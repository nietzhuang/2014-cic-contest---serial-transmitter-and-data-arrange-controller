==> flow/design.v <==
module STI(
  input clk,
  input reset,
  input load,
  input pi_fill,
  input pi_msb,
  input pi_low,
  input [1:0] pi_length,
  input [15:0] pi_data,
  input so_valid,
  output reg so_data,
  output reg [5:0] out_bit
);
  reg [31:0] mem;
  reg [5:0] cnt;
  always@(posedge clk)begin  
    if(reset||load)
      cnt <= 6'd0;
    else if(so_valid)
      cnt <= cnt + 1;
  end
  always@(posedge clk)begin  
    if(reset||load)
      mem <= 32'd0;
    else begin
      case(pi_length)
        2'b00:begin
          if(pi_low)
            mem[7:0] <= pi_data[15:8];
          else
            mem[7:0] <= pi_data[7:0];
        end
        2'b01:mem[15:0] <= pi_data[15:0];
        2'b10:begin
          if(pi_fill)
            mem[23:8] <= pi_data[15:0];
          else
            mem[15:0] <= pi_data[15:0];
        end
        2'b11:begin
          if(pi_fill)
            mem[31:16] <= pi_data[15:0];
          else
            mem[15:0] <= pi_data[15:0];
        end
        default:mem[31:0] <= 32'd0;
      endcase
    end
  end
  always@*begin
    if(pi_msb)
      so_data = mem[(out_bit-1)-cnt];
    else
      so_data = mem[cnt];
  end
  always@*begin
    case(pi_length)
      2'b00:out_bit = 6'd8; 
      2'b01:out_bit = 6'd16;
      2'b10:out_bit = 6'd24;
      2'b11:out_bit = 6'd32;
      default:out_bit = 6'd0;
    endcase
  end
endmodule
module DAC(
  input clk,
  input reset,
  input so_data,
  input so_valid,
  input final_valid,
  output oem_finish,
  output reg [4:0] oem_addr,
  output reg [7:0] oem_dataout,
  output reg odd1_wr,
  output reg even1_wr,
  output reg odd2_wr,
  output reg even2_wr,
  output reg odd3_wr,
  output reg even3_wr,
  output reg odd4_wr,
  output reg even4_wr,
  output reg [2:0] cnt_page
);
  reg [7:0] mem;
  reg flip;
  reg [2:0] cnt;
  reg [7:0] cnt_data;
  assign oem_finish = (cnt_page == 3'd4);
  always@(posedge clk)begin
    if(reset||(cnt_data == 8'd0))
      flip <= 1'b0;
    else if((cnt_data[2:0] == 3'b000) && (cnt == 3'd1))
      flip <= (!flip);
  end
  always@(posedge clk)begin
    if(reset||(cnt == 3'd7))
      cnt <= 3'd0;
    else if(so_valid||final_valid)
      cnt <= cnt + 1;      
  end
  always@(posedge clk)begin
    if(reset||(cnt_data == 8'd64))
      cnt_data <= 7'd0;
    else if((cnt == 3'd7)&&(so_valid||final_valid))
      cnt_data <= cnt_data + 1;
  end
  always@(posedge clk)begin
    if(reset)
      cnt_page <= 3'd0;
    else if(cnt_data == 8'd64)
      cnt_page <= cnt_page + 1;
  end
  always@(posedge clk)begin
    if(reset||final_valid)
      mem <= 8'd0;
    else if(so_valid)begin
      mem[0] <= so_data;
      mem[1] <= mem[0];
      mem[2] <= mem[1];
      mem[3] <= mem[2];
      mem[4] <= mem[3];
      mem[5] <= mem[4];
      mem[6] <= mem[5];
      mem[7] <= mem[6];
    end
  end
  always@*begin
    oem_dataout = mem[7:0];
  end
  always@*begin
    oem_addr = (cnt_data - 8'd1) >> 1;
  end
  always@*begin
    if(cnt == 3'd0)begin
      case(cnt_page)
        3'b000:begin
          odd1_wr = (flip)? (!cnt_data[0]) : cnt_data[0];
          even1_wr = (flip)? cnt_data[0] : (!cnt_data[0]);
          odd2_wr = 1'b0;
          even2_wr = 1'b0;
          odd3_wr = 1'b0;
          even3_wr = 1'b0;
          odd4_wr = 1'b0;
          even4_wr = 1'b0;
        end
        3'b001:begin
          odd1_wr = 1'b0;
          even1_wr = 1'b0;
          odd2_wr = (flip)? (!cnt_data[0]) : cnt_data[0];
          even2_wr = (flip)? cnt_data[0] : (!cnt_data[0]);
          odd3_wr = 1'b0;
          even3_wr = 1'b0;
          odd4_wr = 1'b0;
          even4_wr = 1'b0;
        end
        3'b010:begin
          odd1_wr = 1'b0;
          even1_wr = 1'b0;
          odd2_wr = 1'b0;
          even2_wr = 1'b0;
          odd3_wr = (flip)? (!cnt_data[0]) : cnt_data[0];
          even3_wr = (flip)? cnt_data[0] : (!cnt_data[0]);
          odd4_wr = 1'b0;
          even4_wr = 1'b0;
        end
        3'b011:begin
          odd1_wr = 1'b0;
          even1_wr = 1'b0;
          odd2_wr = 1'b0;
          even2_wr = 1'b0;
          odd3_wr = 1'b0;
          even3_wr = 1'b0;
          odd4_wr = (flip)? (!cnt_data[0]) : cnt_data[0];
          even4_wr = (flip)? cnt_data[0] : (!cnt_data[0]);
        end
        default:begin
          odd1_wr = 1'b0;
          even1_wr = 1'b0;
          odd2_wr = 1'b0;
          even2_wr = 1'b0;
          odd3_wr = 1'b0;
          even3_wr = 1'b0;
          odd4_wr = 1'b0;
          even4_wr = 1'b0;
        end      
      endcase
    end
    else begin
      odd1_wr = 1'b0;
      even1_wr = 1'b0;
      odd2_wr = 1'b0;
      even2_wr = 1'b0;
      odd3_wr = 1'b0;
      even3_wr = 1'b0;
      odd4_wr = 1'b0;
      even4_wr = 1'b0;
    end
  end
endmodule
module controller(
  input clk,
  input reset,
  input load,
  input [5:0] out_bit,
  input [2:0] cnt_page,
  output reg so_valid,
  output reg final_valid  
);
  reg [5:0] cnt_out;
  reg [1:0] cnt_load;
  reg [1:0] cstate, nstate;
  parameter LOAD = 2'b00, WAIT = 2'b01, OUT = 2'b10, FINAL = 2'b11;
  always@(posedge clk)begin
    if(reset)
      cstate <= LOAD;
    else
      cstate <= nstate;
  end
  always@(posedge clk)begin
    if(reset||(cstate == LOAD))
      cnt_out <= 6'b0;
    else if(cstate == OUT)
      cnt_out <= cnt_out + 1;
  end
  always@(posedge clk)begin  
    if(reset||load)
      cnt_load <= 2'b0;
    else if(cstate != OUT)
      cnt_load <= cnt_load + 1;
  end
  always@*begin
    case(cstate)
      LOAD:begin
        if(load)
          nstate = WAIT;  
        else if(cnt_load > 2'd1)
          nstate = FINAL;
        else
          nstate = LOAD;
        end
      WAIT:nstate = OUT;     
      OUT:begin
        if(cnt_out == (out_bit - 6'd1))
          nstate = LOAD;
        else
          nstate = OUT;
      end
      FINAL:nstate = FINAL;
      default:nstate = LOAD;
    endcase  
  end
  always@*begin
    case(cstate)
      LOAD:begin 
        so_valid = 1'b0;      
        final_valid = 1'b0;
      end
      WAIT:begin 
        so_valid = 1'b0;
        final_valid = 1'b0;
      end
      OUT:begin
        so_valid = 1'b1;      
        final_valid = 1'b0;
      end
      FINAL:begin
        so_valid = 1'b0;
        final_valid = 1'b1;
      end
      default:begin
        so_valid = 1'b0;     
        final_valid = 1'b0;
      end
    endcase
  end
endmodule
module STI_DAC(clk ,reset, load, pi_data, pi_length, pi_fill, pi_msb, pi_low, pi_end,
	       so_data, so_valid,
	       oem_finish, oem_dataout, oem_addr,
	       odd1_wr, odd2_wr, odd3_wr, odd4_wr, even1_wr, even2_wr, even3_wr, even4_wr);
input		clk, reset;
input		load, pi_msb, pi_low, pi_end; 
input	[15:0]	pi_data;
input	[1:0]	pi_length;
input		pi_fill;
output		so_data, so_valid;
output  oem_finish, odd1_wr, odd2_wr, odd3_wr, odd4_wr, even1_wr, even2_wr, even3_wr, even4_wr;
output [4:0] oem_addr;
output [7:0] oem_dataout;
  wire [5:0] out_bit;
  wire [2:0] cnt_page;
  wire final_valid;
  STI STI( 
    .clk(clk),
    .reset(reset),
    .load(load),
    .pi_fill(pi_fill),
    .pi_msb(pi_msb),
    .pi_low(pi_low),
    .pi_length(pi_length),
    .pi_data,
    .so_valid(so_valid),
    .so_data(so_data),
    .out_bit(out_bit)
    );
  DAC DAC(
    .clk(clk),
    .reset(reset),
    .so_data(so_data),
    .so_valid(so_valid),
    .final_valid(final_valid),
    .oem_finish(oem_finish),
    .oem_addr(oem_addr),
    .oem_dataout(oem_dataout),
    .odd1_wr(odd1_wr),
    .even1_wr(even1_wr),
    .odd2_wr(odd2_wr),
    .even2_wr(even2_wr),
    .odd3_wr(odd3_wr),
    .even3_wr(even3_wr),
    .odd4_wr(odd4_wr),
    .even4_wr(even4_wr),
    .cnt_page(cnt_page)
    );
  controller ctr(
    .clk(clk),
    .reset(reset),
    .load(load),
    .out_bit(out_bit),
    .cnt_page(cnt_page),
    .so_valid(so_valid),
    .final_valid(final_valid)
    );
endmodule
======== Tool chain data of STI_DAC ========
What the tools print for STI_DAC, step after step.
Line numbers count from 1 in the design file above.
The mark n/a stands for no value.
inputs
  top module .............................. STI_DAC
  clock ................................... clk
  standard-cell library ................... sky130hd
  corner .................................. tt_025C_1v80

======== Word level ========
Source: Yosys, flattened and elaborated, memories not mapped. Widths are those after wreduce. Registers that Yosys merges into a memory's read port (data or address) are not register bits. Print and check cells do not count.
cells by class
  add/sub/neg operators ................... 10
  magnitude comparators ................... 1
  equality and inequality tests ........... 19
  shift operators ......................... 2
  multiplexer cells ....................... 35
  reductions and logical operators ........ 27
operator list
  cell                                          number
  case mux 8 bit (select 3 bit)                 2
  2-to-1 mux 8 bit                              6
  variable part select 32 x 32 -> 1 bit         1
  subtractor 32 x 6 -> 32 bit                   1
  variable part select 32 x 6 -> 1 bit          1
  case mux 6 bit (select 4 bit)                 1
  2-to-1 mux 1 bit                              19
  case mux 8 bit (select 2 bit)                 1
  adder 6 x 1 -> 6 bit with constant B          2
  subtractor 6 x 1 -> 6 bit with constant B     2
  inequality test 2 bit with constant B         5
  logical NOT 3 bit                             3
  equality test 2 bit with constant B           4
  adder 8 x 1 -> 8 bit with constant B          1
  equality test 8 x 7 -> 1 bit with constant B  1
  logical NOT 8 bit                             1
  case mux 2 bit (select 4 bit)                 1
  logical OR 1 bit                              7
  subtractor 6 x 1 -> 7 bit with constant B     1
  AND reduction 2 bit                           3
  adder 3 x 1 -> 3 bit with constant B          2
  equality test 3 x 1 -> 1 bit with constant B  2
  equality test 3 x 2 -> 1 bit with constant B  2
  equality test 3 bit with constant B           2
  OR reduction 3 bit                            2
  equality test 6 bit                           1
  2-to-1 mux 2 bit                              3
  equality test 2 x 1 -> 1 bit with constant B  2
Not listed: further kinds 11, cells in them 15.
bit counts
  flip-flop bits (word level) ............. 71
  input port bits ......................... 25
  output and inout port bits .............. 24
  word-level cells ........................ 114

======== Depth ========
Longest topological path by Yosys (ltp), each cell counted once; first at word level (registers and memories cut), then after technology mapping (sequential cells cut; the memories' decode and read muxes count).
logic depth
  depth in word-level cells ............... 6
  ABC_AREA ................................ 0
  gate-level depth with buffers ........... 8
  gate-level depth less buffers ........... 7

======== Synthesis result ========
Yosys stat after the flow's synthesis: flattened, memories mapped to cells. It holds for the ABC_AREA given above (unset counts as 0); a run with the other value may have another netlist.
synthesis totals
  cells in the netlist .................... 441
  chip area (Yosys) ....................... 0.0039663 mm²
  sequential part of the area ............. 0.0014614 mm²
  flip-flop cells ......................... 73
  buffer cells ............................ 31
cell types
  cell                       number  total area (µm²)
  sky130_fd_sc_hd__dfxtp_1   73      1.46E+03
  sky130_fd_sc_hd__mux4_2    16      360.346
  sky130_fd_sc_hd__mux2i_1   34      340.326
  sky130_fd_sc_hd__nor2_1    69      258.998
  sky130_fd_sc_hd__ha_1      18      225.216
  sky130_fd_sc_hd__a211oi_1  25      187.68
  sky130_fd_sc_hd__nand2_1   43      161.405
  sky130_fd_sc_hd__xor2_1    16      140.134
  sky130_fd_sc_hd__xnor2_1   12      105.101
  sky130_fd_sc_hd__a21oi_1   20      100.096
  sky130_fd_sc_hd__clkbuf_1  21      78.826
  sky130_fd_sc_hd__and2_1    9       56.304
  sky130_fd_sc_hd__nand4_1   9       56.304
  sky130_fd_sc_hd__inv_1     14      52.55
  sky130_fd_sc_hd__buf_2     9       45.043
  sky130_fd_sc_hd__nor3_1    9       45.043
  sky130_fd_sc_hd__nand3_1   7       35.034
  sky130_fd_sc_hd__or2_2     4       25.024
Other cell types: 22; their cells: 33.
By module: a second synthesis without flattening, with its own total; a netlist apart from the flattened one above.
second synthesis, totals
  cell total of the unflattened synthesis .. 469
  area (unflattened synthesis) ............ 0.0042954 mm²
Each row is one instance without its submodules.
modules
  module      times used  cells  area (mm²)  seq. area (mm²)
  STI         1           253    0.002341    0.0007607
  DAC         1           146    0.0013225   0.0004604
  controller  1           70     0.0006319   0.0002402
  STI_DAC     1           0      0           0

======== Worst setup path after synthesis ========
OpenSTA on the mapped netlist: ideal clock, no wires. The path of least setup slack (recovery checks aside). Input and output delay are each 20% of the period. Register names are those of the netlist, which keeps one name where synthesis merged equal registers.
path after synthesis
  kind .................................... input -> output
  from .................................... input port pi_length[0]
  to ...................................... output port so_data
  clock period ............................ 2860 ps
  external input delay .................... 572 ps
  external output delay ................... 572 ps
  time at the first pin ................... 572 ps
  data arrival time ....................... 1853 ps
  required time ........................... 2288 ps
  path slack .............................. 435 ps
  delay of the path ....................... 1281 ps
  stages on the path ...................... 7
  buffers on the path ..................... 1
  synthesis period reached ................ 2425 ps
"delay of the path" is the arrival time less input delay plus setup time.
A path that ends at an output port has no setup time.
"stages on the path" counts driving pins, that of a launching flip-flop among them; a cell with two outputs on the path counts twice.
"synthesis period reached" = period - worst setup slack (recovery checks aside). The figure is calculated, with input and output delays left at 20% of the set period.
Between the ends stands the longest chain of elaborated cells between them, by number of cells; it is not shown to be the way that was timed. Of several equally long chains one is given.
Each line given opens the expression or statement behind the cell; cells for indexed reads and writes are added by Yosys, which also makes memories of some case tables.
on the way, after synthesis
  cells stage by stage .................... sky130_fd_sc_hd__ha_1 sky130_fd_sc_hd__clkbuf_1 sky130_fd_sc_hd__nor2b_1 sky130_fd_sc_hd__a22o_1 sky130_fd_sc_hd__o31a_1 sky130_fd_sc_hd__o21ai_1 sky130_fd_sc_hd__nand2_1
  cells in the longest elaborated chain ... 6
  elaborated cells on any way between the ends .. 9
  those cells by class .................... add/sub: 2; eq/ne: 3; shift: 1; mux: 2; reduce/logical: 1
RTL lines, path after synthesis
  element                                line  source
  start: declaration                     285   input [1:0] pi_length;
  equality test 2 bit                    57    case(pi_length)
  case mux 6 bit (select 4 bit)          57
  subtractor 6 x 1 -> 7 bit              52    so_data = mem[(out_bit-1)-cnt];
  subtractor 32 x 6 -> 32 bit            52
  variable part select 32 x 32 -> 1 bit  52
  2-to-1 mux 1 bit                       51    if(pi_msb)
  end: declaration                       287   output so_data, so_valid;

======== Timing after layout ========
From the final timing report of stored run 1: the path of least setup slack in the routed layout; clock arrival at registers is part of the times.
The report prints the path's times to 10 ps; the period is as set.
path after layout
  kind .................................... input -> output
  from .................................... input port pi_length[0]
  to ...................................... output port so_data
  clock period ............................ 3010 ps
  external input delay .................... 600 ps
  external output delay ................... 600 ps
  time at the first pin ................... 600 ps
  data arrival time ....................... 2320 ps
  required time ........................... 2410 ps
  path slack .............................. 90 ps
  stages on the path ...................... 8
  buffers on the path ..................... 2
Between the ends stands the longest chain of elaborated cells between them, by number of cells; it is not shown to be the way that was timed. Of several equally long chains one is given.
on the way, after layout
  cells stage by stage .................... sky130_fd_sc_hd__dlygate4sd2_1 sky130_fd_sc_hd__ha_4 sky130_fd_sc_hd__nor2b_1 sky130_fd_sc_hd__a22o_1 sky130_fd_sc_hd__o31a_1 sky130_fd_sc_hd__o21ai_2 sky130_fd_sc_hd__nand2_1 sky130_fd_sc_hd__dlygate4sd2_1
  cells in the longest elaborated chain ... 6
  elaborated cells on any way between the ends .. 9
  those cells by class .................... add/sub: 2; eq/ne: 3; shift: 1; mux: 2; reduce/logical: 1
RTL lines, path after layout
  element                                line  source
  start: declaration                     285   input [1:0] pi_length;
  equality test 2 bit                    57    case(pi_length)
  case mux 6 bit (select 4 bit)          57
  subtractor 6 x 1 -> 7 bit              52    so_data = mem[(out_bit-1)-cnt];
  subtractor 32 x 6 -> 32 bit            52
  variable part select 32 x 32 -> 1 bit  52
  2-to-1 mux 1 bit                       51    if(pi_msb)
  end: declaration                       287   output so_data, so_valid;

# Flow runs of STI_DAC

Top module STI_DAC; platform sky130hd; tools Yosys and OpenROAD; 2 stored runs in no particular order. Input and output delays are each 20% of the period that was set; the output load is 0.01 pF.
"period reached" means the clock period less the worst setup slack. The figure is calculated, with input and output delays left at 20% of the set period.
By "worst path time" is meant the share of the clock period that the worst setup path is allowed (20% is reserved at inputs, 20% at outputs), minus its slack. Clock arrival times at its registers enter into it.
By "total power after layout" is meant OpenSTA's value without simulated activity: inputs other than the clock are taken to toggle once in ten clock periods, and the tool carries that through the logic.
"worst path time" is given in steps of 10 ps.

---- stored run 1 ----
settings
  period_ns = 3.01
  CORE_UTILIZATION = 42
  PLACE_DENSITY_LB_ADDON = 0.25
  HOLD_SLACK_MARGIN = 0.1
  CORE_ASPECT_RATIO = 1.38
  CORE_MARGIN = 3
  CELL_PAD_IN_SITES_DETAIL_PLACEMENT = 1
  GPL_TIMING_DRIVEN = 1
  CTS_CLUSTER_SIZE = 68
  SLEW_MARGIN = 30
  MIN_ROUTING_LAYER = met2
  CAP_MARGIN = 20
results
  worst hold slack after layout ........... 467 ps
  sum of negative setup slack ............. 0 ps
  total die area .......................... 0.0106612 mm²
  area of the standard cells in the finished layout .. 0.004926 mm²
  final design utilization ................ 0.536
  chip area after synthesis (Yosys) ....... 0.0039663 mm²
  worst path time ......................... 1720 ps
  worst setup path kind ................... input -> output
  total power after layout ................ 0.002323 W
  lowest setup slack ...................... 88 ps
  period reached .......................... 2922 ps

---- stored run 2 ----
settings
  period_ns = 2.63
  CORE_UTILIZATION = 38
  SETUP_SLACK_MARGIN = 0.65
  PLACE_DENSITY_LB_ADDON = 0.04
  CORE_MARGIN = 5
  CELL_PAD_IN_SITES_DETAIL_PLACEMENT = 0
  ABC_AREA = 1
  GPL_TIMING_DRIVEN = 1
  GPL_ROUTABILITY_DRIVEN = 0
  CTS_CLUSTER_DIAMETER = 193
  CAP_MARGIN = 35
  SLEW_MARGIN = 20
  MAX_ROUTING_LAYER = met5
results
  worst hold slack after layout ........... 457 ps
  sum of negative setup slack ............. 0 ps
  total die area .......................... 0.0133969 mm²
  area of the standard cells in the finished layout .. 0.0055241 mm²
  final design utilization ................ 0.507
  chip area after synthesis (Yosys) ....... 0.0042491 mm²
  worst path time ......................... 1800 ps
  worst setup path kind ................... register -> output
  total power after layout ................ 0.002636 W
  lowest setup slack ...................... 307 ps
  period reached .......................... 2323 ps
